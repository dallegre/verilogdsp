==> flow/design.v <==
`timescale 1ns / 1ps
module codec_init(clk,reset,scl,sda,led);
	input  clk,reset;
	wire   clk,reset;
	output led;
	inout  scl,sda;
	wire   scl,sda;
	wire   ackOK,txdone;
	reg    led;
	reg    [7:0]data;
	reg    [7:0]addr;
	reg	 [15:0]senddata;
	reg	 trigger, initDone;
	reg    [17:0]counter;		 
	reg    [6:0]counter2;
	reg    [7:0]rw;
	i2c_master codec_i2c(
		.trig(trigger),			 
		.clk(clk),					 
		.d0(senddata[0]),
		.d1(senddata[1]),
		.d2(senddata[2]),
		.d3(senddata[3]),
		.d4(senddata[4]),
		.d5(senddata[5]),
		.d6(senddata[6]),
		.d7(senddata[7]),
		.d8(senddata[8]),
		.d9(senddata[9]),
		.d10(senddata[10]),
		.d11(senddata[11]),
		.d12(senddata[12]),
		.d13(senddata[13]),
		.d14(senddata[14]),
		.d15(senddata[15]),
		.scl(scl),
		.sda(sda),
		.ackOK(ackOK),
		.txdone(txdone));
	initial begin
		rw = 		  8'd0;
		data =     8'd0;
		addr =     16'd0;
		senddata = 8'd0;
		trigger =  1'd0;
		led =      1'd0;
		counter =  18'd0;
		counter2 = 7'd0;
	end
	always@(posedge clk)begin
		if(reset == 1'd1)begin
				counter =  18'd0;
				data =     8'd0;
				counter2 = 7'd0;
				trigger =  1'd1;
		end
		else begin
			counter = counter + 18'd1;
			if(counter == 50000)begin
				counter = 0;
				if(counter2 < 120)begin					 
					counter2 = counter2 + 7'd1;
				end
			end
			case(counter2)
				4: begin
					trigger = 1'd1;				 
					addr = 8'h0c;			 
					data = 8'h00;			 
					senddata = addr << 8 | data;
			   end
				5: begin
					trigger = 1'd0;
				end
				7: begin
					trigger = 1'd1;
					addr = 8'h0e;			 
					data = 8'h03;			 
					senddata = addr << 8 | data;
			   end
				8: begin
					trigger = 1'd0;
				end
				14: begin
					trigger = 1'd1;
					addr = 8'h00;			 
					data = 8'h17;			 
					senddata = addr << 8 | data;
			   end
				15: begin
					trigger = 1'd0;
				end
				17: begin
					trigger = 1'd1;
					addr = 8'h02;			 
					data = 8'h17;			 
					senddata = addr << 8 | data;
			   end
				18: begin
					trigger = 1'd0;
				end
				24: begin
					trigger = 1'd1;
					addr = 8'h04;			 
					data = 8'h70;			 
					senddata = addr << 8 | data;
			   end
				25: begin
					trigger = 1'd0;
				end
				27: begin
					trigger = 1'd1;
					addr = 8'h06;			 
					data = 8'h70;			 
					senddata = addr << 8 | data;
			   end
				28: begin
					trigger = 1'd0;
				end
				34: begin
					trigger = 1'd1;
					addr = 8'h0a;			 
					data = 8'h00;			 
					senddata = addr << 8 | data;
			   end
				35: begin
					trigger = 1'd0;
				end
				37: begin
					trigger = 1'd1;
					addr = 8'h08;			 
					data = (0 << 6)|(0 << 5)|(1 << 4)|(0 << 3)|(0 << 2)|(1 << 1)|(0 << 0);    
					senddata = addr << 8 | data;
			   end
				38: begin
					trigger = 1'd0;
				end
				44: begin
					trigger = 1'd1;
					addr = 8'h10;			 
					data = 8'h00;			 
					senddata = addr << 8 | data;
			   end
				45: begin
					trigger = 1'd0;
				end
			endcase
		end
		led = ackOK;
	end
endmodule
`timescale 1ns / 1ps
module i2c_master(trig,clk,d0,d1,d2,d3,d4,d5,d6,d7,
	d8,d9,d10,d11,d12,d13,d14,d15,scl,sda,ackOK,txdone);
	input  trig,clk,d0,d1,d2,d3,d4,d5,d6,d7,d8,d9,d10,d11,d12,d13,d14,d15;
	wire   trig,clk,d0,d1,d2,d3,d4,d5,d6,d7,d8,d9,d10,d11,d12,d13,d14,d15;
	inout  scl,sda;
	output ackOK,txdone;
	reg    ackOK,txdone;
	reg    sclr,sdar,tsBarScl,tsBarSda,TxStarted,trigPrev,trigPrev2,FiftyKHzQuaPrev,OneHundoKHzClkPrev;
	assign scl = tsBarScl ? sclr : 1'bZ;			 
	assign sda = tsBarSda ? sdar : 1'bZ;			 
	reg [10:0]clkDiv;
	reg [15:0]data;
	reg FiftyKHzClk, FiftyKHzQua, OneHundoKHzClk;
	reg [5:0]SmCounter;
	initial begin
		ackOK =     1'd0;
		trigPrev =  1'd0;
		txdone =    1'd1;
		tsBarScl =  1'd1;
		tsBarSda =  1'd1;
		TxStarted = 1'd0;
		clkDiv =    11'd1;
		OneHundoKHzClk = 1'd0;
		FiftyKHzClk = 1'd0;
		FiftyKHzQua = 1'd0;
		sclr =      1'd1;						 
		sdar =      1'd1;
		SmCounter = 6'd0;
	end
	always@(posedge clk)begin
		clkDiv = clkDiv + 11'd1;
		if(clkDiv == 11'd500)begin
			OneHundoKHzClkPrev = OneHundoKHzClk;
			OneHundoKHzClk = ~OneHundoKHzClk;  
			if(OneHundoKHzClk == 1'd1)begin
				FiftyKHzClk = ~FiftyKHzClk;
			end
			if(OneHundoKHzClk == 1'd0)begin
				FiftyKHzQuaPrev = FiftyKHzQua;
				FiftyKHzQua = ~FiftyKHzQua;
				if(FiftyKHzQua == 0 & FiftyKHzQuaPrev == 1)begin			 
					trigPrev2 = trigPrev;
					trigPrev = trig;
					if(TxStarted == 1'd0 && trig == 1'd1 & trigPrev2 == 1'd0)begin
						SmCounter = 6'd0;					 
						TxStarted = 1'd1;					 
						data = d0 + d1*16'd2 + d2*16'd4 + d3*16'd8 + d4*16'd16 + d5*16'd32 + d6*16'd64 + d7*16'd128 +
							d8*16'd256 + d9*16'd512 + d10*16'd1024 + d11*16'd2048 + d12*16'd4096 + d13*16'd8192 + 
							d14*16'd16384 + d15*16'd32768;
					end
					if(TxStarted == 1'd1)begin
						SmCounter = SmCounter + 6'd1;	 
						if(SmCounter == 6'd31)begin
							SmCounter = 4'd0;				 
							TxStarted = 1'd0;				 
							sdar =      1'd1;
						end
						case(SmCounter)
							1: begin
								sdar =   1'd0;
								txdone = 1'd0;
							end
							2:
								sdar = 0;
							3:
								sdar = 0;
							4:
								sdar = 1;
							5:
								sdar = 1;
							6:
								sdar = 0;
							7:
								sdar = 1;
							8:
								sdar = 0;
							9:
								sdar = 0;
							10: begin
								tsBarSda = 1'd0;
								ackOK = ~sda;	 
							end
							11: begin
								sdar = data[15];
								tsBarSda = 1'd1;
							end
							12:
								sdar = data[14];
							13:
								sdar = data[13];
							14:
								sdar = data[12];
							15:
								sdar = data[11];
							16:
								sdar = data[10];
							17:
								sdar = data[9];
							18:
								sdar = data[8];
							19: begin
								tsBarSda = 1'd0;
								ackOK = ~sda;	 
							end
							20: begin
								tsBarSda = 1'd1;
								sdar = data[7];
							end
							21:
								sdar = data[6];
							22:
								sdar = data[5];
							23:
								sdar = data[4];
							24:
								sdar = data[3];
							25:
								sdar = data[2];
							26:
								sdar = data[1];
							27:
								sdar = data[0];
							28: begin
								tsBarSda =  1'd0;
								ackOK = ~sda;	 
							end
							29: begin
								sdar =      1'd0;
								tsBarSda =  1'd1;		 
							end
							30: begin
								sdar =      1'd1;
								TxStarted = 1'd0;
								txdone =    1'd1;
							end
							default: begin
								sdar =      1'd1;
								TxStarted = 1'd0;
								tsBarSda =  1'd1;		 
								txdone =    1'd1;
							end
						endcase
					end				
				end
			end 
			if(OneHundoKHzClk == 1 & OneHundoKHzClkPrev == 0)begin
				if(TxStarted == 1'd1 && SmCounter >= 1 && SmCounter < 29)begin	 
					sclr = FiftyKHzClk;
				end else begin
					sclr = 1'd1;
				end
			end
			clkDiv = 11'd0;
		end
	end
endmodule
# Reports on codec_init
# Tool output for the design above, in the order of the flow.
# Line numbers count from 1 in the design file above.
# Operators: Yosys type, input widths -> output width; for muxes data width and select width s.
# Cell names lack the library's common part.
# The mark -- stands for no value.
# design
design	codec_init
clk_port	clk
lib	sky130hd
lib_corner	tt_025C_1v80

# Elaborated design
# Source: Yosys, flattened and elaborated, memories not mapped. Widths are those after wreduce. Registers that Yosys merges into a memory's read port (data or address) are not register bits. Print and check cells do not count.
# op_classes
mux	34
reduce_and_logical	19
mul	0
equal	52
n_shift	0
add_sub_neg	19
n_logic	9
n_div	0
compare	3
# ops
operator	count
$pmux 16 s9	1
$eq 6x5->1 const B	16
$mux 6	13
$eq 6x4->1 const B	8
$eq 7x5->1 const B	6
$eq 7x6->1 const B	6
$reduce_or 29->1	1
$reduce_or 24->1	1
$eq 6x3->1 const B	4
$eq 7x3->1 const B	3
$eq 7x4->1 const B	3
$mux 7	3
$add 18x1->18 const B	1
$eq 18x16->1 const B	1
$reduce_or 9->1	2
$pmux 1 s18	1
$add 16x10->16	1
$add 16x11->16	1
$add 16x12->16	1
$add 16x13->16	1
$add 16x14->16	1
$add 16x15->16	1
$add 16x16->16	1
$add 16x3->16	1
$add 16x4->16	1
$add 16x5->16	1
$add 16x6->16	1
$add 16x7->16	1
# Not listed: further kinds 27, cells in them 54.
# bits
clocked_rd_ports_x_width	0
latch_bits	0
ram_bits	0
n_memories	0
regBits	85
input_bits	2
romBits	0

# Logic depth
# Longest topological path by Yosys (ltp), each cell counted once; first at word level (registers and memories cut), then after technology mapping (sequential cells cut; the memories' decode and read muxes count).
# logic_depth
depth_word	23
abc_area	1
ltp_mapped	24

# Synthesis result
# The flow's flattened synthesis, as Yosys stat reports it; memories are mapped. The netlist is that of the ABC_AREA named above (0 if unset); the other value can give another one.
# by_type
cell	count	area_total_um2
edfxtp_1	39	1.17E+03
nand2_1	219	822.038
dfxtp_1	38	760.73
nor2_1	102	382.867
inv_1	88	330.317
nand3_1	56	280.269
nand4_1	33	206.448
o21ai_0	22	110.106
ha_1	7	87.584
nor2_2	12	75.072
xnor2_1	7	61.309
xor2_1	7	61.309
a21oi_1	12	60.058
nand3b_1	6	45.043
nand2_2	7	43.792
nor2_4	3	33.782
nor3_1	6	30.029
o21ai_1	5	25.024
# Other cell types: 17; their cells: 27.
# mapped
mapped_cells	696
ff_cells	77
yosys_area_um2	4770.8

# Path before layout
# Path of least setup slack by OpenSTA after synthesis, without wires, with an ideal clock, recovery checks aside; 20% of the period is set as input and as output delay. Where synthesis merged equal registers, the netlist keeps one of their names.
# synth_path
kind	register to register
startpoint	register codec_i2c.TxStarted
endpoint	register (name not given)
stages	25
t_first_pin_ns	0.000
delay_ns	3.054
period_ns	4.43
path_slack_ns	1.375
setup_ns	0.254
arrival_time_ns	2.800
period_less_setup_slack_ns	3.055
# "delay_ns" = arrival - input delay + setup time.
# "stages": output pins that drive a net of the path, with the launching flip-flop's if there is one; two outputs of one cell count as two.
# "period_less_setup_slack_ns" is the clock period less the worst setup slack; recovery checks do not enter. This is arithmetic on one report: input and output delays are still those of the set period (20% each).
# Between the ends stands the longest chain of elaborated cells between them, by number of cells; it is not shown to be the way that was timed. Of several equally long chains one is given.
# A line is the first line of the expression or statement that the cell stems from. Yosys adds cells for indexed reads and writes and turns some case tables into memories.
# A register here has more assigning lines than the two given.
# synth_between
path_cell_list	edfxtp_1 inv_1 nand3_2 buf_2 buf_1 nand2_1 inv_1 ha_1 or2_1 nand2_1 nor2_1 nand2_1 nand3b_1 buf_4 nand2_1 nor2_4 nand3_1 nand2_1 nor2_1 nand2_1 nor2_1 nand2_1 nand2_1 nand2_1 nand2_1
elab_chain_cells	22
cone_cells	61
lines_between	9
# synth_rtl
element	line	source
start, declared	160	reg sclr,sdar,tsBarScl,tsBarSda,TxStarted,trigPrev,trigPrev2,FiftyKHzQuaPrev,OneHundoKHzClkPrev;
start, assigned	198	TxStarted = 1'd1;
start, assigned	207	TxStarted = 1'd0;
$not 1->1	196	if(TxStarted == 1'd0 && trig == 1'd1 & trigPrev2 == 1'd0)begin
$logic_and 1x1->1	196
$mux 6	196
$mux 6	193	if(FiftyKHzQua == 0 & FiftyKHzQuaPrev == 1)begin
$mux 6	190	if(OneHundoKHzClk == 1'd0)begin
$mux 6	184	if(clkDiv == 11'd500)begin
$add 6x1->6	204	SmCounter = SmCounter + 6'd1;
(+7 left out)	--
$reduce_or 29->1	--
$mux 1	210	case(SmCounter)
$mux 1	203	if(TxStarted == 1'd1)begin
$mux 1	193
$mux 1	190
$mux 1	184
$logic_and 1x1->1 x2	299	if(TxStarted == 1'd1 && SmCounter >= 1 && SmCounter < 29)begin

# Timing after layout
# Path of least setup slack in the final report of record 1 (OpenROAD, finished layout, wires in). Where an end is a register, its clock arrival counts in the times.
# layout_path
kind	register to register
startpoint	register codec_i2c.TxStarted
endpoint	register (name not given)
path_slack_ns	3.49
t_first_pin_ns	0.35
period_ns	7.35
setup_ns	0.24
arrival_time_ns	3.98
stages	24
# Between the ends stands the longest chain of elaborated cells between them, by number of cells; it is not shown to be the way that was timed. Of several equally long chains one is given.
# A register here has more assigning lines than the two given.
# layout_between
path_cell_list	edfxtp_1 inv_1 nand3_2 buf_2 buf_1 nand2_1 inv_1 ha_1 nand3_1 xnor2_1 inv_1 nand3b_1 buf_4 nand2_1 nor2_4 nand2_1 nand2_1 inv_1 nand3_1 nor2_1 nand2_1 nand2_1 nand2_1 nand2_1
elab_chain_cells	22
cone_cells	61
lines_between	9
# layout_rtl
element	line	source
start, declared	160	reg sclr,sdar,tsBarScl,tsBarSda,TxStarted,trigPrev,trigPrev2,FiftyKHzQuaPrev,OneHundoKHzClkPrev;
start, assigned	198	TxStarted = 1'd1;
start, assigned	207	TxStarted = 1'd0;
$not 1->1	196	if(TxStarted == 1'd0 && trig == 1'd1 & trigPrev2 == 1'd0)begin
$logic_and 1x1->1	196
$mux 6	196
$mux 6	193	if(FiftyKHzQua == 0 & FiftyKHzQuaPrev == 1)begin
$mux 6	190	if(OneHundoKHzClk == 1'd0)begin
$mux 6	184	if(clkDiv == 11'd500)begin
$add 6x1->6	204	SmCounter = SmCounter + 6'd1;
(+7 left out)	--
$reduce_or 29->1	--
$mux 1	210	case(SmCounter)
$mux 1	203	if(TxStarted == 1'd1)begin
$mux 1	193
$mux 1	190
$mux 1	184
$logic_and 1x1->1 x2	299	if(TxStarted == 1'd1 && SmCounter >= 1 && SmCounter < 29)begin

Subject: codec_init on sky130hd, stored results

Hello all,

Top module codec_init; platform sky130hd; tools Yosys and OpenROAD; 2 stored runs in no particular order. Input and output delays are each 20% of the period that was set; the output load is 0.01 pF.
By "timing.worst_path_ns" is meant the share of the clock period that the worst setup path is allowed (20% is reserved at inputs, 20% at outputs), minus its slack. Clock arrival times at its registers enter into it.

Record 1, flow files:
==> flow/run.sh <==
#!/bin/bash
# the make line also repeats the synthesis and layout settings of config.mk as NAME=value (left out here)
make -C /OpenROAD-flow-scripts/flow DESIGN_CONFIG=/design/flow/config.mk WORK_HOME=/design/flow/orfs CLKGATE_MAP_FILE= finish
==> flow/config.mk <==
export PLATFORM = sky130hd
export DESIGN_NAME = codec_init
export DESIGN_NICKNAME = codec_init
export VERILOG_FILES = /design/flow/design.v
export SDC_FILE = /design/flow/constraint.sdc
export NUM_CORES = 4
export LEC_CHECK = 0
export ABC_AREA = 1
export CAP_MARGIN = 20
export CELL_PAD_IN_SITES_DETAIL_PLACEMENT = 1
export CORE_MARGIN = 2
export CORE_UTILIZATION = 46
export GPL_ROUTABILITY_DRIVEN = 1
export GPL_TIMING_DRIVEN = 0
export MAX_ROUTING_LAYER = met5
export PLACE_DENSITY = 0.5
export SLEW_MARGIN = 20
==> flow/constraint.sdc <==
create_clock -name core_clock -period 7.35 [get_ports {clk}]
set_input_delay 1.4700 -clock core_clock [delete_from_list [all_inputs] [get_ports {clk}]]
set_output_delay 1.4700 -clock core_clock [all_outputs]
set_load 0.01 [all_outputs]

==> results of record 1, as CSV <==
result,value
setup_worst_slack_ns,3.489
cell_area_final_um2,5212.5
util_pct,51.2
timing.worst_path_ns,3.86
worst_setup_path_type,"register to register"
final_setup_tns_ns,0.000
synth_chip_area_um2,4770.8
design.die.area_um2,11202.1
holdWs_ns,0.351

Record 2, flow files:
==> flow/run.sh <==
#!/bin/bash
# the make line also repeats the synthesis and layout settings of config.mk as NAME=value (left out here)
make -C /OpenROAD-flow-scripts/flow DESIGN_CONFIG=/design/flow/config.mk WORK_HOME=/design/flow/orfs CLKGATE_MAP_FILE= finish
==> flow/config.mk <==
export PLATFORM = sky130hd
export DESIGN_NAME = codec_init
export DESIGN_NICKNAME = codec_init
export VERILOG_FILES = /design/flow/design.v
export SDC_FILE = /design/flow/constraint.sdc
export NUM_CORES = 4
export LEC_CHECK = 0
export CAP_MARGIN = 20
export CORE_MARGIN = 2
export CORE_UTILIZATION = 40
export SETUP_SLACK_MARGIN = -0.11
export SLEW_MARGIN = 20
==> flow/constraint.sdc <==
create_clock -name core_clock -period 4.75 [get_ports {clk}]
set_input_delay 0.9500 -clock core_clock [delete_from_list [all_inputs] [get_ports {clk}]]
set_output_delay 0.9500 -clock core_clock [all_outputs]
set_load 0.01 [all_outputs]

==> results of record 2, as CSV <==
result,value
setup_worst_slack_ns,0.409
cell_area_final_um2,5122.4
util_pct,44.9
timing.worst_path_ns,4.34
worst_setup_path_type,"register to register"
final_setup_tns_ns,0.000
synth_chip_area_um2,4694.5
design.die.area_um2,12619.2
holdWs_ns,0.348

Thanks
